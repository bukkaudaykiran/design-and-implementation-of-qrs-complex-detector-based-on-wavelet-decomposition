==> flow/design.v <==
module ecg_clt_32bit (
    input  wire        clk,       
    input  wire        rst,       
    output reg  [31:0] out_ecg    
);
    reg [31:0] sum;  
    reg [31:0] rand1, rand2, rand3, rand4;  
    always @(posedge clk or posedge rst) begin
        if (rst) begin
            sum     <= 32'h00000000;  
            out_ecg <= 32'h00000000;
            rand1   <= 32'h00000001;
            rand2   <= 32'h00000002;
            rand3   <= 32'h00000003;
            rand4   <= 32'h00000004;
        end else begin
            rand1 <= rand1 + 32'h00000031;
            rand2 <= rand2 + 32'h0000001C;
            rand3 <= rand3 + 32'h00000027;
            rand4 <= rand4 + 32'h0000000D;
            sum <= rand1 + rand2 + rand3 + rand4;
            out_ecg <= sum;
        end
    end
endmodule
**Reports on ecg_clt_32bit**

Tool output for the design above, in the order of the flow.
Lines are those of the file above, counted from 1.
Library cell names are shortened.
A cell with -- has no value.

- Top: ecg_clt_32bit
- Clock input: clk
- Library: sky130hd
- Library corner: tt_025C_1v80

**Word level**

Source: Yosys, flattened and elaborated, memories not mapped. Widths are those after wreduce; folded enables and synchronous resets count as part of the registers. Registers that Yosys merges into a memory's read port (data or address) are not register bits. Print and check cells do not count. Equal cells are merged and count once.

- Add/subtract/negate cells: 7

Operator list:

| cell | number |
|---|---|
| 32-bit adder | 3 |
| 32-bit by 6-bit adder with 32-bit output with constant B | 2 |
| 32-bit by 4-bit adder with 32-bit output with constant B | 1 |
| 32-bit by 5-bit adder with 32-bit output with constant B | 1 |

- Register bits after elaboration: 192
- Bits of input ports: 2
- Word-level cells: 13

**Logic depth**

Yosys ltp: most cells in a row. Word level: on the elaborated netlist, between registers, memories and ports. Mapped: between sequential cells and ports; inverters and the memories' decode and read muxes count.

- Depth in word-level cells: 3
- ABC_AREA: 0
- Mapped depth: 14
- Depth with buffers taken out: 14

**Mapped cells and area**

The flow's flattened synthesis, as Yosys stat reports it; memories are mapped. The netlist is that of the ABC_AREA named above (0 if unset); the other value can give another one.
Totals and module areas in this step are rounded.

- Standard cells after synthesis: 951
- Synthesis area: 10300 um2
- Flip-flop cells: 190
- Buffers: 4

Cell types:

| type | number |
|---|---|
| dfrtp_1 | 186 |
| fa_1 | 61 |
| xnor2_1 | 134 |
| inv_1 | 178 |
| ha_1 | 34 |
| nand3_1 | 46 |
| nand2_1 | 48 |
| nand4_1 | 24 |
| nor2_1 | 38 |
| a21oi_1 | 28 |
| nor3_1 | 25 |
| a21o_1 | 16 |
| dfstp_2 | 4 |
| xor2_1 | 12 |
| nor2b_1 | 10 |
| and3_1 | 8 |
| o21a_1 | 6 |
| nor4_1 | 7 |

Not listed: further types 37, cells in them 86.

**Worst setup path after synthesis**

OpenSTA on the mapped netlist: ideal clock, no wires. The path of least setup slack (recovery checks aside). Input and output delay are each 20% of the period. Register names are those of the netlist, which keeps one name where synthesis merged equal registers.

- Path kind: register to register
- From: reg rand1[12]
- To: reg sum[30]
- Clock period: 4.13 ns
- Library setup time: 0.080 ns
- Arrival: 3.289 ns
- Data required time: 4.050 ns
- Path slack: 0.761 ns
- Delay of the path: 3.369 ns
- Stages: 14
- Path buffers: 1
- Synthesis period reached: 3.369 ns

"delay of the path" = arrival - input delay + setup time.
"stages": output pins that drive a net of the path, with the launching flip-flop's if there is one; two outputs of one cell count as two.
"synthesis period reached" is the clock period less the worst setup slack; recovery checks do not enter. This is arithmetic on one report: input and output delays are still those of the set period (20% each).
The rows between start and end are the longest chain of elaborated cells between them; the timing report does not say that the signal goes this way. Where chains are equally long, one stands for them.
Each line given opens the expression or statement behind the cell; cells for indexed reads and writes are added by Yosys, which also makes memories of some case tables.

- Path through: dfrtp_1 -> inv_1 -> fa_1 -> fa_1 -> inv_1 -> ha_1 -> buf_6 -> a21o_1 -> a31oi_1 -> nand3_1 -> o31a_1 -> o31a_1 -> a311oi_2 -> xnor2_1
- Length of the longest elaborated chain: 3
- Elaborated cells between the ends (all ways): 3
- RTL lines with such cells: 1
- Those cells by class: add/sub (3)

Ends and longest elaborated chain, after synthesis:

| item | line | text |
|---|---|---|
| from (decl) | 7 | `reg [31:0] rand1, rand2, rand3, rand4;` |
| from (assign) | 12 | `rand1   <= 32'h00000001;` |
| from (assign) | 17 | `rand1 <= rand1 + 32'h00000031;` |
| 32-bit adder (3 in a row) | 21 | `sum <= rand1 + rand2 + rand3 + rand4;` |
| to (assign) | 10 | `sum     <= 32'h00000000;` |
| to (assign) | 21 |  |
| to (decl) | 6 | `reg [31:0] sum;` |

**Timing after layout**

Path of least setup slack in the final report of run 2 (OpenROAD, finished layout, wires in). Where an end is a register, its clock arrival counts in the times.

- Path kind: register to register
- From: reg rand1[2]
- To: reg sum[30]
- Clock period: 5.14 ns
- Library setup time: 0.08 ns
- Arrival: 4.11 ns
- Data required time: 5.49 ns
- Path slack: 1.38 ns
- Stages: 13
- Path buffers: 0

The rows between start and end are the longest chain of elaborated cells between them; the timing report does not say that the signal goes this way. Where chains are equally long, one stands for them.

- Path through: dfrtp_1 -> fa_1 -> fa_1 -> ha_1 -> inv_1 -> fa_1 -> nor2b_1 -> o31ai_1 -> a21oi_1 -> o31a_1 -> o31a_1 -> a311oi_2 -> xnor2_1
- Length of the longest elaborated chain: 3
- Elaborated cells between the ends (all ways): 3
- RTL lines with such cells: 1
- Those cells by class: add/sub (3)

Ends and longest elaborated chain, post-layout:

| item | line | text |
|---|---|---|
| from (decl) | 7 | `reg [31:0] rand1, rand2, rand3, rand4;` |
| from (assign) | 12 | `rand1   <= 32'h00000001;` |
| from (assign) | 17 | `rand1 <= rand1 + 32'h00000031;` |
| 32-bit adder (3 in a row) | 21 | `sum <= rand1 + rand2 + rand3 + rand4;` |
| to (assign) | 10 | `sum     <= 32'h00000000;` |
| to (assign) | 21 |  |
| to (decl) | 6 | `reg [31:0] sum;` |

Module ecg_clt_32bit, platform sky130hd: 2 stored runs of the flow (Yosys, OpenROAD) with differing settings, in no particular order. Input and output delays are each 20% of the period that was set; the output load is 0.01 pF.
"reached clock period" means the clock period less the worst setup slack. The figure is calculated, with input and output delays left at 20% of the set period.
Values from the reports are rounded here.

### Run 1

==> flow/run.sh <==
#!/bin/bash
# the make line also repeats the synthesis and layout settings of config.mk as NAME=value (left out here)
make -C /OpenROAD-flow-scripts/flow DESIGN_CONFIG=/design/flow/config.mk WORK_HOME=/design/flow/orfs CLKGATE_MAP_FILE= finish
==> flow/config.mk <==
export PLATFORM = sky130hd
export DESIGN_NAME = ecg_clt_32bit
export DESIGN_NICKNAME = ecg_clt_32bit
export VERILOG_FILES = /design/flow/design.v
export SDC_FILE = /design/flow/constraint.sdc
export NUM_CORES = 4
export LEC_CHECK = 0
export CAP_MARGIN = 40
export CELL_PAD_IN_SITES_DETAIL_PLACEMENT = 2
export CORE_MARGIN = 2
export CORE_UTILIZATION = 54
export CTS_CLUSTER_DIAMETER = 85
export PLACE_DENSITY_LB_ADDON = 0.15
export SETUP_SLACK_MARGIN = 1.14
export SLEW_MARGIN = 20
==> flow/constraint.sdc <==
create_clock -name core_clock -period 5.07 [get_ports {clk}]
set_input_delay 1.0140 -clock core_clock [delete_from_list [all_inputs] [get_ports {clk}]]
set_output_delay 1.0140 -clock core_clock [all_outputs]
set_load 0.01 [all_outputs]

Outcome of run 1: not finished: clock tree synthesis ended with error DPL-0033

### Run 2

==> flow/run.sh <==
#!/bin/bash
# the make line also repeats the synthesis and layout settings of config.mk as NAME=value (left out here)
make -C /OpenROAD-flow-scripts/flow DESIGN_CONFIG=/design/flow/config.mk WORK_HOME=/design/flow/orfs CLKGATE_MAP_FILE= finish
==> flow/config.mk <==
export PLATFORM = sky130hd
export DESIGN_NAME = ecg_clt_32bit
export DESIGN_NICKNAME = ecg_clt_32bit
export VERILOG_FILES = /design/flow/design.v
export SDC_FILE = /design/flow/constraint.sdc
export NUM_CORES = 4
export LEC_CHECK = 0
export CAP_MARGIN = 5
export CELL_PAD_IN_SITES_GLOBAL_PLACEMENT = 1
export CORE_MARGIN = 2
export CORE_UTILIZATION = 72
export CTS_CLUSTER_DIAMETER = 200
export CTS_CLUSTER_SIZE = 62
export GPL_ROUTABILITY_DRIVEN = 0
export SLEW_MARGIN = 0
export TNS_END_PERCENT = 20
==> flow/constraint.sdc <==
create_clock -name core_clock -period 5.14 [get_ports {clk}]
set_input_delay 1.0280 -clock core_clock [delete_from_list [all_inputs] [get_ports {clk}]]
set_output_delay 1.0280 -clock core_clock [all_outputs]
set_load 0.01 [all_outputs]

Results of run 2:
- Utilization in the final report: 82.0 %
- Die outline area: 15200 um2
- Area of the synthesized netlist: 10300 um2
- Worst setup slack after layout: 1.38 ns
- Sum of negative setup slack: 0.000 ns
- Reached clock period: 3.763 ns
- Worst-case hold slack: 0.347 ns
