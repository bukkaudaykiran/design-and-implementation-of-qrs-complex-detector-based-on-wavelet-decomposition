==> flow/design.v <==
`timescale 1ns / 1ps
module wavelet_decomposer (
    input clk,               
    input rst,               
    input [31:0] filtered_ecg,  
    output reg [15:0] D1,    
    output reg [15:0] D2,    
    output reg [15:0] D3,    
    output reg [15:0] D4     
);
    parameter signed [15:0] H0 = 16'sd125,    
                            H1 = 16'sd475,    
                            H2 = 16'sd475,    
                            H3 = 16'sd125;    
    parameter signed [15:0] G0 = -16'sd125,   
                            G1 = 16'sd475,    
                            G2 = -16'sd475,   
                            G3 = 16'sd125;    
    reg signed [31:0] temp_L, temp_H;   
    always @(posedge clk or posedge rst) begin
        if (rst) begin
            D1 <= 16'd0;
            D2 <= 16'd0;
            D3 <= 16'd0;
            D4 <= 16'd0;
        end else begin
            temp_L = (H0 * filtered_ecg[31:16]) + (H1 * filtered_ecg[15:0]) +
                     (H2 * filtered_ecg[31:16]) + (H3 * filtered_ecg[15:0]);
            temp_H = (G0 * filtered_ecg[31:16]) + (G1 * filtered_ecg[15:0]) +
                     (G2 * filtered_ecg[31:16]) + (G3 * filtered_ecg[15:0]);
            D1 <= temp_H[31:16];   
            temp_L = (H0 * temp_L[31:16]) + (H1 * temp_L[15:0]) +
                     (H2 * temp_L[31:16]) + (H3 * temp_L[15:0]);
            temp_H = (G0 * temp_L[31:16]) + (G1 * temp_L[15:0]) +
                     (G2 * temp_L[31:16]) + (G3 * temp_L[15:0]);
            D2 <= temp_H[31:16];
            temp_L = (H0 * temp_L[31:16]) + (H1 * temp_L[15:0]) +
                     (H2 * temp_L[31:16]) + (H3 * temp_L[15:0]);
            temp_H = (G0 * temp_L[31:16]) + (G1 * temp_L[15:0]) +
                     (G2 * temp_L[31:16]) + (G3 * temp_L[15:0]);
            D3 <= temp_H[31:16];
            temp_L = (H0 * temp_L[31:16]) + (H1 * temp_L[15:0]) +
                     (H2 * temp_L[31:16]) + (H3 * temp_L[15:0]);
            temp_H = (G0 * temp_L[31:16]) + (G1 * temp_L[15:0]) +
                     (G2 * temp_L[31:16]) + (G3 * temp_L[15:0]);
            D4 <= temp_H[31:16];
        end
    end
endmodule
## Tool chain data of wavelet_decomposer

Tool output for the design above, in the order of the flow.
Line numbers count from 1 in the design file above.
Operators carry their Yosys type and port widths (W data, S select, Z words).
Library cell names are shortened.
A cell with n/a has no value.

| set-up | value |
|---|---|
| top | wavelet_decomposer |
| clock port | clk |
| library | sky130hd |
| timing corner | tt_025C_1v80 |

## After elaboration

Source: Yosys, flattened and elaborated, memories not mapped. Widths are those after wreduce; folded enables and synchronous resets count as part of the registers. Registers that Yosys merges into a memory's read port (data or address) are not register bits. Print and check cells do not count. Equal cells are merged and count once.

| bit counts | value |
|---|---|
| register bits after elaboration | 63 |
| input bits | 34 |
| output and inout bits | 64 |
| word-level cells | 54 |

| cells by class | value |
|---|---|
| add/subtract/negate cells | 24 |
| multipliers | 26 |

Operator list:

| kind | count |
|---|---|
| $mul A16 B12 Y28 const A | 6 |
| $mul A9 B16 Y25 const A | 7 |
| $mul A7 B16 Y23 const A | 7 |
| $mul A16 B16 Y32 const A | 2 |
| $mul A9 B12 Y21 const A | 2 |
| $mul A7 B12 Y19 const A | 2 |
| $add A32 B32 Y32 | 4 |
| $add A27 B23 Y28 | 3 |
| $add A28 B32 Y32 | 2 |
| $add A32 B25 Y32 | 2 |
| $add A32 B28 Y32 | 2 |
| $add A26 B21 Y27 | 2 |
| $add A19 B25 Y26 | 2 |
| $add A23 B32 Y32 | 1 |
| $add A32 B23 Y32 | 1 |
| $add A30 B23 Y31 | 1 |
| $add A29 B28 Y30 | 1 |
| $add A28 B25 Y29 | 1 |
| $add A26 B25 Y27 | 1 |
| $add A23 B25 Y26 | 1 |

## Longest topological paths

Yosys ltp: most cells in a row. Word level: on the elaborated netlist, between registers, memories and ports. Mapped: between sequential cells and ports; inverters and the memories' decode and read muxes count.

| logic depth | value |
|---|---|
| depth after elaboration | 20 |
| ABC_AREA | 1 |
| depth in mapped cells | 151 |
| depth with buffers taken out | 150 |

## Synthesis result

Source: synth_stat.txt of the flow (Yosys; design flattened, memories mapped). It holds for the ABC_AREA given above (unset counts as 0); a run with the other value may have another netlist.

| mapped netlist | value |
|---|---|
| cells in the netlist | 8753 |
| cell area after synthesis | 81441.9 sq um |
| sequential area | 1476.4 sq um |
| flip-flop cells | 59 |
| buffers | 15 |

Cells by type:

| cell type | count | total area (sq um) |
|---|---|---|
| fa_1 | 1952 | 3.91E+04 |
| ha_1 | 1377 | 1.72E+04 |
| inv_1 | 3292 | 1.24E+04 |
| nand2_1 | 606 | 2.27E+03 |
| xor2_1 | 218 | 1.91E+03 |
| a21oi_1 | 345 | 1.73E+03 |
| dfrtp_1 | 59 | 1.48E+03 |
| o21ai_0 | 162 | 810.778 |
| xnor2_1 | 89 | 779.498 |
| nor2_1 | 181 | 679.402 |
| nand3_1 | 104 | 520.499 |
| a31oi_1 | 35 | 218.96 |
| a21o_1 | 28 | 210.202 |
| nor3_1 | 39 | 195.187 |
| o21bai_1 | 24 | 180.173 |
| nand2_2 | 24 | 150.144 |
| nand4_1 | 22 | 137.632 |
| o211ai_1 | 15 | 112.608 |

Other cell types: 42; their cells: 181.

## Timing after synthesis

Source: OpenSTA report_checks on the synthesized netlist (no wires, ideal clock, input and output delay 20% of the period each), path of least setup slack; recovery checks are left aside. Register names are those of the netlist, which keeps one name where synthesis merged equal registers.

| timing post-synthesis | value |
|---|---|
| path type | input-to-reg |
| start point | input port filtered_ecg[3] |
| end point | register D4[6] |
| clock period | 53.5 ns |
| input delay | 10.700 ns |
| setup time | 0.124 ns |
| time at the first pin | 10.700 ns |
| arrival | 42.916 ns |
| data required time | 53.376 ns |
| path slack | 10.460 ns |
| path delay | 32.340 ns |
| stages on the path | 134 |
| path buffers | 2 |
| period reached after synthesis | 43.04 ns |

"path delay" = arrival - input delay + setup time.
"stages on the path": output pins that drive a net of the path, with the launching flip-flop's if there is one; two outputs of one cell count as two.
"period reached after synthesis" = period - worst setup slack (recovery checks aside). The figure is calculated, with input and output delays left at 20% of the set period.
Between the ends stands the longest chain of elaborated cells between them, by number of cells; it is not shown to be the way that was timed. Of several equally long chains one is given.
A line is the first line of the expression or statement that the cell stems from. Yosys adds cells for indexed reads and writes and turns some case tables into memories.

| on the way, post-synthesis | value |
|---|---|
| cells stage by stage | inv_1 > fa_1 > fa_1 > inv_1 > fa_1 > inv_1 > fa_1 > inv_1 > ha_1 > a21oi_1 > o21ai_0 > a21o_1 > a31oi_1 > o21ai_0 > a21boi_0 > xor2_1 > fa_1 > inv_1 > [... 98 more ...] > ha_1 > a21oi_1 > fa_1 > fa_1 > fa_1 > fa_1 > fa_1 > fa_1 > inv_1 > ha_1 > nand2_1 > nor2_1 > inv_1 > nor3_1 > a2111oi_0 > o21ai_0 > nand2_1 > nand2_1 |
| length of the longest elaborated chain | 20 |
| elaborated cells on any way between the ends | 33 |
| classes of those cells | 15 x add/sub; 18 x mul |

RTL lines, path post-synthesis:

| element | RTL line | source |
|---|---|---|
| start, declared | 5 | `input [31:0] filtered_ecg,` |
| $mul A9 B16 Y25 | 27 | `temp_L = (H0 * filtered_ecg[31:16]) + (H1 * filtered_ecg[15:0]) +` |
| $add A23 B32 Y32 | 27 |  |
| $add A32 B25 Y32 | 27 |  |
| $add A32 B32 Y32 | 27 |  |
| $mul A7 B16 Y23 | 32 | `temp_L = (H0 * temp_L[31:16]) + (H1 * temp_L[15:0]) +` |
| $add A23 B25 Y26 | 32 |  |
| $add A26 B25 Y27 | 32 |  |
| [... 6 more ...] | n/a |  |
| $add A19 B25 Y26 | 42 | `temp_L = (H0 * temp_L[31:16]) + (H1 * temp_L[15:0]) +` |
| $add A26 B21 Y27 | 42 |  |
| $add A27 B23 Y28 | 42 |  |
| $mul A16 B12 Y28 | 44 | `temp_H = (G0 * temp_L[31:16]) + (G1 * temp_L[15:0]) +` |
| $add A28 B25 Y29 | 44 |  |
| $add A29 B28 Y30 | 44 |  |
| $add A30 B23 Y31 | 44 |  |
| end, assigned | 25 | `D4 <= 16'd0;` |
| end, assigned | 46 | `D4 <= temp_H[31:16];` |
| end, declared | 9 | `output reg [15:0] D4` |

Add stored flow runs of wavelet_decomposer

Design wavelet_decomposer on sky130hd. What follows are 2 stored runs of the flow, each under its own settings; their order means nothing. The constraints put input and output delay at 20% of the set period each and load the outputs with 0.01 pF.
A setting shown as n/a is not set for that run.

| stored run | period_ns | CORE_UTILIZATION | SETUP_SLACK_MARGIN | PLACE_DENSITY_LB_ADDON | CORE_ASPECT_RATIO | CORE_MARGIN | CELL_PAD_IN_SITES_DETAIL_PLACEMENT | TNS_END_PERCENT | ABC_AREA | GPL_ROUTABILITY_DRIVEN | CTS_CLUSTER_SIZE | CAP_MARGIN | SLEW_MARGIN | MIN_ROUTING_LAYER | MAX_ROUTING_LAYER | PLACE_DENSITY | CTS_CLUSTER_DIAMETER |
|---|---|---|---|---|---|---|---|---|---|---|---|---|---|---|---|---|---|
| entry A | 46.4 | 62 | 5.0 | 0.06 | 0.67 | 8 | 1 | 30 | 1 | 0 | 47 | 5 | 30 | met2 | met4 | n/a | n/a |
| entry B | 58.9 | 53 | 5.0 | n/a | n/a | 2 | 1 | 95 | 0 | 0 | n/a | 20 | 20 | n/a | met5 | 0.89 | 292 |

Entry A: incomplete, clock tree synthesis halted on DPL-0033
Entry B: incomplete, routing halted on GRT-0116
