==> flow/design.v <==
`timescale 1ns/1ps
module fir_lpf (
    input clk,                      
    input reset,                    
    input enable,                    
    input signed [31:0] out_ecg,     
    output reg signed [31:0] filtered_ecg  
);
    parameter signed [31:0] COEF0 = 32'h00000800;  
    parameter signed [31:0] COEF1 = 32'h00001800;  
    parameter signed [31:0] COEF2 = 32'h00002800;  
    parameter signed [31:0] COEF3 = 32'h00003800;  
    parameter signed [31:0] COEF4 = COEF3;  
    parameter signed [31:0] COEF5 = COEF2;  
    reg signed [31:0] delay_line [5:0];
    wire signed [31:0] prod0, prod1, prod2, prod3, prod4, prod5;
    assign prod0 = (delay_line[0] >>> 5);  
    assign prod1 = (delay_line[1] >>> 4) + (delay_line[1] >>> 6);  
    assign prod2 = (delay_line[2] >>> 3) + (delay_line[2] >>> 6);  
    assign prod3 = (delay_line[3] >>> 2) + (delay_line[3] >>> 6);  
    assign prod4 = prod3;  
    assign prod5 = prod2;  
    always @(posedge clk or posedge reset) begin
        if (reset) begin
            delay_line[0] <= 32'b0;
            delay_line[1] <= 32'b0;
            delay_line[2] <= 32'b0;
            delay_line[3] <= 32'b0;
            delay_line[4] <= 32'b0;
            delay_line[5] <= 32'b0;
            filtered_ecg <= 32'b0;
        end else if (enable) begin
            delay_line[5] <= delay_line[4];
            delay_line[4] <= delay_line[3];
            delay_line[3] <= delay_line[2];
            delay_line[2] <= delay_line[1];
            delay_line[1] <= delay_line[0];
            delay_line[0] <= out_ecg;
            filtered_ecg <= prod0 + prod1 + prod2 + prod3 + prod4 + prod5;
        end
    end
endmodule
### Reports on fir_lpf

The steps from the RTL of fir_lpf to its reports follow in flow order.
Lines are those of the file above, counted from 1.
Operators: Yosys type, input widths -> output width; for muxes data width and select width s.
A cell with n/a has no value.

| inputs | value |
|---|---|
| top | fir_lpf |
| clock port | clk |
| cell library | sky130hd |
| timing corner | tt_025C_1v80 |

### Word-level counts

Yosys after proc, flatten, opt, wreduce and memory -nomap, before mapping. Enables and synchronous resets that opt folds into registers are not counted as muxes. Print and check cells are not counted. Equal cells are merged and count once.

| word-level totals | value |
|---|---|
| bits in registers | 160 |
| input port bits | 35 |
| elaborated cells | 13 |

| operators by class | value |
|---|---|
| $add $sub $neg | 8 |

Operators with widths:

| cell | count |
|---|---|
| $add 31x31->32 | 1 |
| $add 32x30->32 | 1 |
| $add 32x31->32 | 1 |
| $add 30x26->31 | 1 |
| $add 30x30->31 | 1 |
| $add 27x29->30 | 1 |
| $add 29x26->30 | 1 |
| $add 28x26->29 | 1 |

### Longest topological paths

Depth = most cells in a row (Yosys ltp): at word level without a register or memory, in the mapped netlist without a sequential cell, where the memories' decode and read muxes count.

| logic depth | value |
|---|---|
| word-level depth | 6 |
| ABC_AREA | 0 |
| gate-level depth with buffers | 25 |

### Synthesis result

Yosys stat after the flow's synthesis: flattened, memories mapped to cells. It holds for the ABC_AREA given above (unset counts as 0); a run with the other value may have another netlist.
Totals and module areas in this step are rounded.

| synthesis totals | value |
|---|---|
| cells in the netlist | 1189 |
| mapped area | 12100 sq um |
| sequential part of the area | 3804 sq um |
| flip-flop cells | 152 |

Cell types:

| cell | count | total area (sq um) |
|---|---|---|
| sky130_fd_sc_hd__dfrtp_1 | 152 | 3.8E+03 |
| sky130_fd_sc_hd__fa_1 | 88 | 1761.69 |
| sky130_fd_sc_hd__mux2_2 | 111 | 1.25E+03 |
| sky130_fd_sc_hd__ha_1 | 92 | 1.15E+03 |
| sky130_fd_sc_hd__inv_1 | 141 | 529.258 |
| sky130_fd_sc_hd__xnor2_1 | 59 | 516.746 |
| sky130_fd_sc_hd__a21oi_1 | 80 | 400.384 |
| sky130_fd_sc_hd__o21ai_0 | 73 | 365.35 |
| sky130_fd_sc_hd__nand2_1 | 91 | 341.578 |
| sky130_fd_sc_hd__xor2_1 | 23 | 201.443 |
| sky130_fd_sc_hd__nor2_1 | 47 | 176.419 |
| sky130_fd_sc_hd__a21o_1 | 22 | 165.158 |
| sky130_fd_sc_hd__a211oi_1 | 17 | 127.622 |
| sky130_fd_sc_hd__clkbuf_1 | 31 | 116.362 |
| sky130_fd_sc_hd__o21a_1 | 11 | 82.579 |
| sky130_fd_sc_hd__nand3_1 | 15 | 75.072 |
| sky130_fd_sc_hd__o21bai_1 | 10 | 75.072 |
| sky130_fd_sc_hd__nand2b_1 | 11 | 68.816 |

Not listed: further types 50, cells in them 115.

### Timing after synthesis

Source: OpenSTA report_checks on the synthesized netlist (no wires, ideal clock, input and output delay 20% of the period each), path of least setup slack; recovery checks are left aside. Register names are those of the netlist, which keeps one name where synthesis merged equal registers.

| timing path post-synthesis | value |
|---|---|
| path type | reg-to-reg |
| from | register delay_line[3][6] |
| to | register filtered_ecg[28] |
| clock period | 8450 ps |
| launch time at the first pin | 0 ps |
| data arrival time | 5657 ps |
| required time | 8325 ps |
| slack | 2668 ps |
| path delay | 5782 ps |
| stages | 25 |
| synthesis period reached | 5782 ps |

"path delay" = arrival - input delay + setup time.
"stages" counts driving pins, that of a launching flip-flop among them; a cell with two outputs on the path counts twice.
"synthesis period reached" is the clock period less the worst setup slack; recovery checks do not enter. This is arithmetic on one report: input and output delays are still those of the set period (20% each).
The rows between start and end are the longest chain of elaborated cells between them; the timing report does not say that the signal goes this way. Where chains are equally long, one stands for them.
A line is the first line of the expression or statement that the cell stems from. Yosys adds cells for indexed reads and writes and turns some case tables into memories.

| between the ends, post-synthesis | value |
|---|---|
| cells stage by stage | sky130_fd_sc_hd__dfrtp_1 > sky130_fd_sc_hd__ha_1 > sky130_fd_sc_hd__fa_1 > sky130_fd_sc_hd__a211oi_1 > sky130_fd_sc_hd__nor3_1 > sky130_fd_sc_hd__o21ai_0 > sky130_fd_sc_hd__nor3_1 > sky130_fd_sc_hd__a211oi_1 > sky130_fd_sc_hd__nand3b_1 > sky130_fd_sc_hd__a311oi_1 > sky130_fd_sc_hd__xor2_1 > sky130_fd_sc_hd__fa_1 > sky130_fd_sc_hd__fa_1 > sky130_fd_sc_hd__inv_1 > sky130_fd_sc_hd__fa_1 > sky130_fd_sc_hd__inv_1 > sky130_fd_sc_hd__ha_1 > sky130_fd_sc_hd__a21oi_1 > sky130_fd_sc_hd__o21ai_1 > sky130_fd_sc_hd__nand3b_1 > sky130_fd_sc_hd__o31ai_1 > sky130_fd_sc_hd__or3_1 > sky130_fd_sc_hd__o21ai_1 > sky130_fd_sc_hd__xor2_1 > sky130_fd_sc_hd__mux2_2 |
| cells in the longest elaborated chain | 4 |
| elaborated cells on any way between the ends | 4 |
| RTL lines with such cells | 2 |
| classes of those cells | add/sub (4) |

Ends and longest elaborated chain, post-synthesis:

| what | RTL line | text |
|---|---|---|
| start, declared | 15 | `reg signed [31:0] delay_line [5:0];` |
| start, assigned | 28 | `delay_line[3] <= 32'b0;` |
| start, assigned | 35 | `delay_line[3] <= delay_line[2];` |
| $add 30x26->31 | 20 | `assign prod3 = (delay_line[3] >>> 2) + (delay_line[3] >>> 6);` |
| $add 31x31->32 | 39 | `filtered_ecg <= prod0 + prod1 + prod2 + prod3 + prod4 + prod5;` |
| $add 32x31->32 | 39 |  |
| $add 32x30->32 | 39 |  |
| end, assigned | 31 | `filtered_ecg <= 32'b0;` |
| end, assigned | 39 |  |
| end, declared | 7 | `output reg signed [31:0] filtered_ecg` |

### Worst path after layout

From the final timing report of flow run A: the path of least setup slack in the routed layout; clock arrival at registers is part of the times.
The path's times are printed in steps of 10 ps; the period is the one set.

| timing path post-layout | value |
|---|---|
| path type | reg-to-reg |
| from | register delay_line[3][6] |
| to | register filtered_ecg[28] |
| clock period | 7950 ps |
| launch time at the first pin | 460 ps |
| data arrival time | 7480 ps |
| required time | 8290 ps |
| slack | 810 ps |
| stages | 25 |

The rows between start and end are the longest chain of elaborated cells between them; the timing report does not say that the signal goes this way. Where chains are equally long, one stands for them.

| between the ends, post-layout | value |
|---|---|
| cells stage by stage | sky130_fd_sc_hd__dfrtp_1 > sky130_fd_sc_hd__ha_1 > sky130_fd_sc_hd__fa_1 > sky130_fd_sc_hd__a211oi_1 > sky130_fd_sc_hd__nor3_1 > sky130_fd_sc_hd__o21ai_0 > sky130_fd_sc_hd__nor3_1 > sky130_fd_sc_hd__a211oi_1 > sky130_fd_sc_hd__nand3b_1 > sky130_fd_sc_hd__a311oi_1 > sky130_fd_sc_hd__xor2_1 > sky130_fd_sc_hd__fa_1 > sky130_fd_sc_hd__fa_1 > sky130_fd_sc_hd__inv_1 > sky130_fd_sc_hd__fa_1 > sky130_fd_sc_hd__inv_1 > sky130_fd_sc_hd__ha_1 > sky130_fd_sc_hd__a21oi_1 > sky130_fd_sc_hd__o21ai_1 > sky130_fd_sc_hd__nand3b_1 > sky130_fd_sc_hd__o31ai_1 > sky130_fd_sc_hd__or3_1 > sky130_fd_sc_hd__o21ai_1 > sky130_fd_sc_hd__xor2_1 > sky130_fd_sc_hd__mux2_2 |
| cells in the longest elaborated chain | 4 |
| elaborated cells on any way between the ends | 4 |
| RTL lines with such cells | 2 |
| classes of those cells | add/sub (4) |

Ends and longest elaborated chain, post-layout:

| what | RTL line | text |
|---|---|---|
| start, declared | 15 | `reg signed [31:0] delay_line [5:0];` |
| start, assigned | 28 | `delay_line[3] <= 32'b0;` |
| start, assigned | 35 | `delay_line[3] <= delay_line[2];` |
| $add 30x26->31 | 20 | `assign prod3 = (delay_line[3] >>> 2) + (delay_line[3] >>> 6);` |
| $add 31x31->32 | 39 | `filtered_ecg <= prod0 + prod1 + prod2 + prod3 + prod4 + prod5;` |
| $add 32x31->32 | 39 |  |
| $add 32x30->32 | 39 |  |
| end, assigned | 31 | `filtered_ecg <= 32'b0;` |
| end, assigned | 39 |  |
| end, declared | 7 | `output reg signed [31:0] filtered_ecg` |

Subject: flow runs of fir_lpf

Hi,

fir_lpf through Yosys and OpenROAD on sky130hd: 2 stored runs, unordered, with their settings and measured results. The constraints put input and output delay at 20% of the set period each and load the outputs with 0.01 pF.
"period reached": clock period set for the run, less the worst setup slack. It is reckoned from that one timing run; input and output delays stay at 20% of the period that was set.
"critical path time": the worst setup path's part of the clock period (all of it between registers, 20% less for each end at a port) less its slack. A launch clock that arrives late makes it longer, a capture clock that arrives late makes it shorter.
"critical path time" is given in steps of 10 ps.
The measured numbers are rounded.

## Flow run A

==> flow/run.sh <==
#!/bin/bash
# the make line also repeats the synthesis and layout settings of config.mk as NAME=value (left out here)
make -C /OpenROAD-flow-scripts/flow DESIGN_CONFIG=/design/flow/config.mk WORK_HOME=/design/flow/orfs CLKGATE_MAP_FILE= finish
==> flow/config.mk <==
export PLATFORM = sky130hd
export DESIGN_NAME = fir_lpf
export DESIGN_NICKNAME = fir_lpf
export VERILOG_FILES = /design/flow/design.v
export SDC_FILE = /design/flow/constraint.sdc
export NUM_CORES = 4
export LEC_CHECK = 0
export CAP_MARGIN = 20
export CELL_PAD_IN_SITES_DETAIL_PLACEMENT = 2
export CELL_PAD_IN_SITES_GLOBAL_PLACEMENT = 1
export CORE_ASPECT_RATIO = 1.51
export CORE_MARGIN = 9
export CORE_UTILIZATION = 19
export MIN_ROUTING_LAYER = met1
export PLACE_DENSITY = 0.54
export SLEW_MARGIN = 20
export TNS_END_PERCENT = 35
==> flow/constraint.sdc <==
create_clock -name core_clock -period 7.95 [get_ports {clk}]
set_input_delay 1.5900 -clock core_clock [delete_from_list [all_inputs] [get_ports {clk}]]
set_output_delay 1.5900 -clock core_clock [all_outputs]
set_load 0.01 [all_outputs]

| result of flow run A | value |
|---|---|
| die area | 73290 sq um |
| post-route worst hold slack | 489 ps |
| period reached | 7142 ps |
| setup slack of the worst path | 808 ps |
| standard-cell area after layout | 14250 sq um |
| critical path time | 7140 ps |
| kind of the worst setup path | reg-to-reg |
| chip area in the Yosys report | 12100 sq um |

## Flow run B

==> flow/run.sh <==
#!/bin/bash
# the make line also repeats the synthesis and layout settings of config.mk as NAME=value (left out here)
make -C /OpenROAD-flow-scripts/flow DESIGN_CONFIG=/design/flow/config.mk WORK_HOME=/design/flow/orfs CLKGATE_MAP_FILE= finish
==> flow/config.mk <==
export PLATFORM = sky130hd
export DESIGN_NAME = fir_lpf
export DESIGN_NICKNAME = fir_lpf
export VERILOG_FILES = /design/flow/design.v
export SDC_FILE = /design/flow/constraint.sdc
export NUM_CORES = 4
export LEC_CHECK = 0
export CAP_MARGIN = 20
export CELL_PAD_IN_SITES_GLOBAL_PLACEMENT = 1
export CORE_ASPECT_RATIO = 1.77
export CORE_MARGIN = 10
export CORE_UTILIZATION = 62
export GPL_TIMING_DRIVEN = 1
export MAX_ROUTING_LAYER = met5
export PLACE_DENSITY_LB_ADDON = 0.22
export SLEW_MARGIN = 20
==> flow/constraint.sdc <==
create_clock -name core_clock -period 10.7 [get_ports {clk}]
set_input_delay 2.1400 -clock core_clock [delete_from_list [all_inputs] [get_ports {clk}]]
set_output_delay 2.1400 -clock core_clock [all_outputs]
set_load 0.01 [all_outputs]

| result of flow run B | value |
|---|---|
| die area | 25730 sq um |
| post-route worst hold slack | 493 ps |
| period reached | 7028 ps |
| setup slack of the worst path | 3672 ps |
| standard-cell area after layout | 13530 sq um |
| critical path time | 7030 ps |
| kind of the worst setup path | reg-to-reg |
| chip area in the Yosys report | 12100 sq um |

Regards
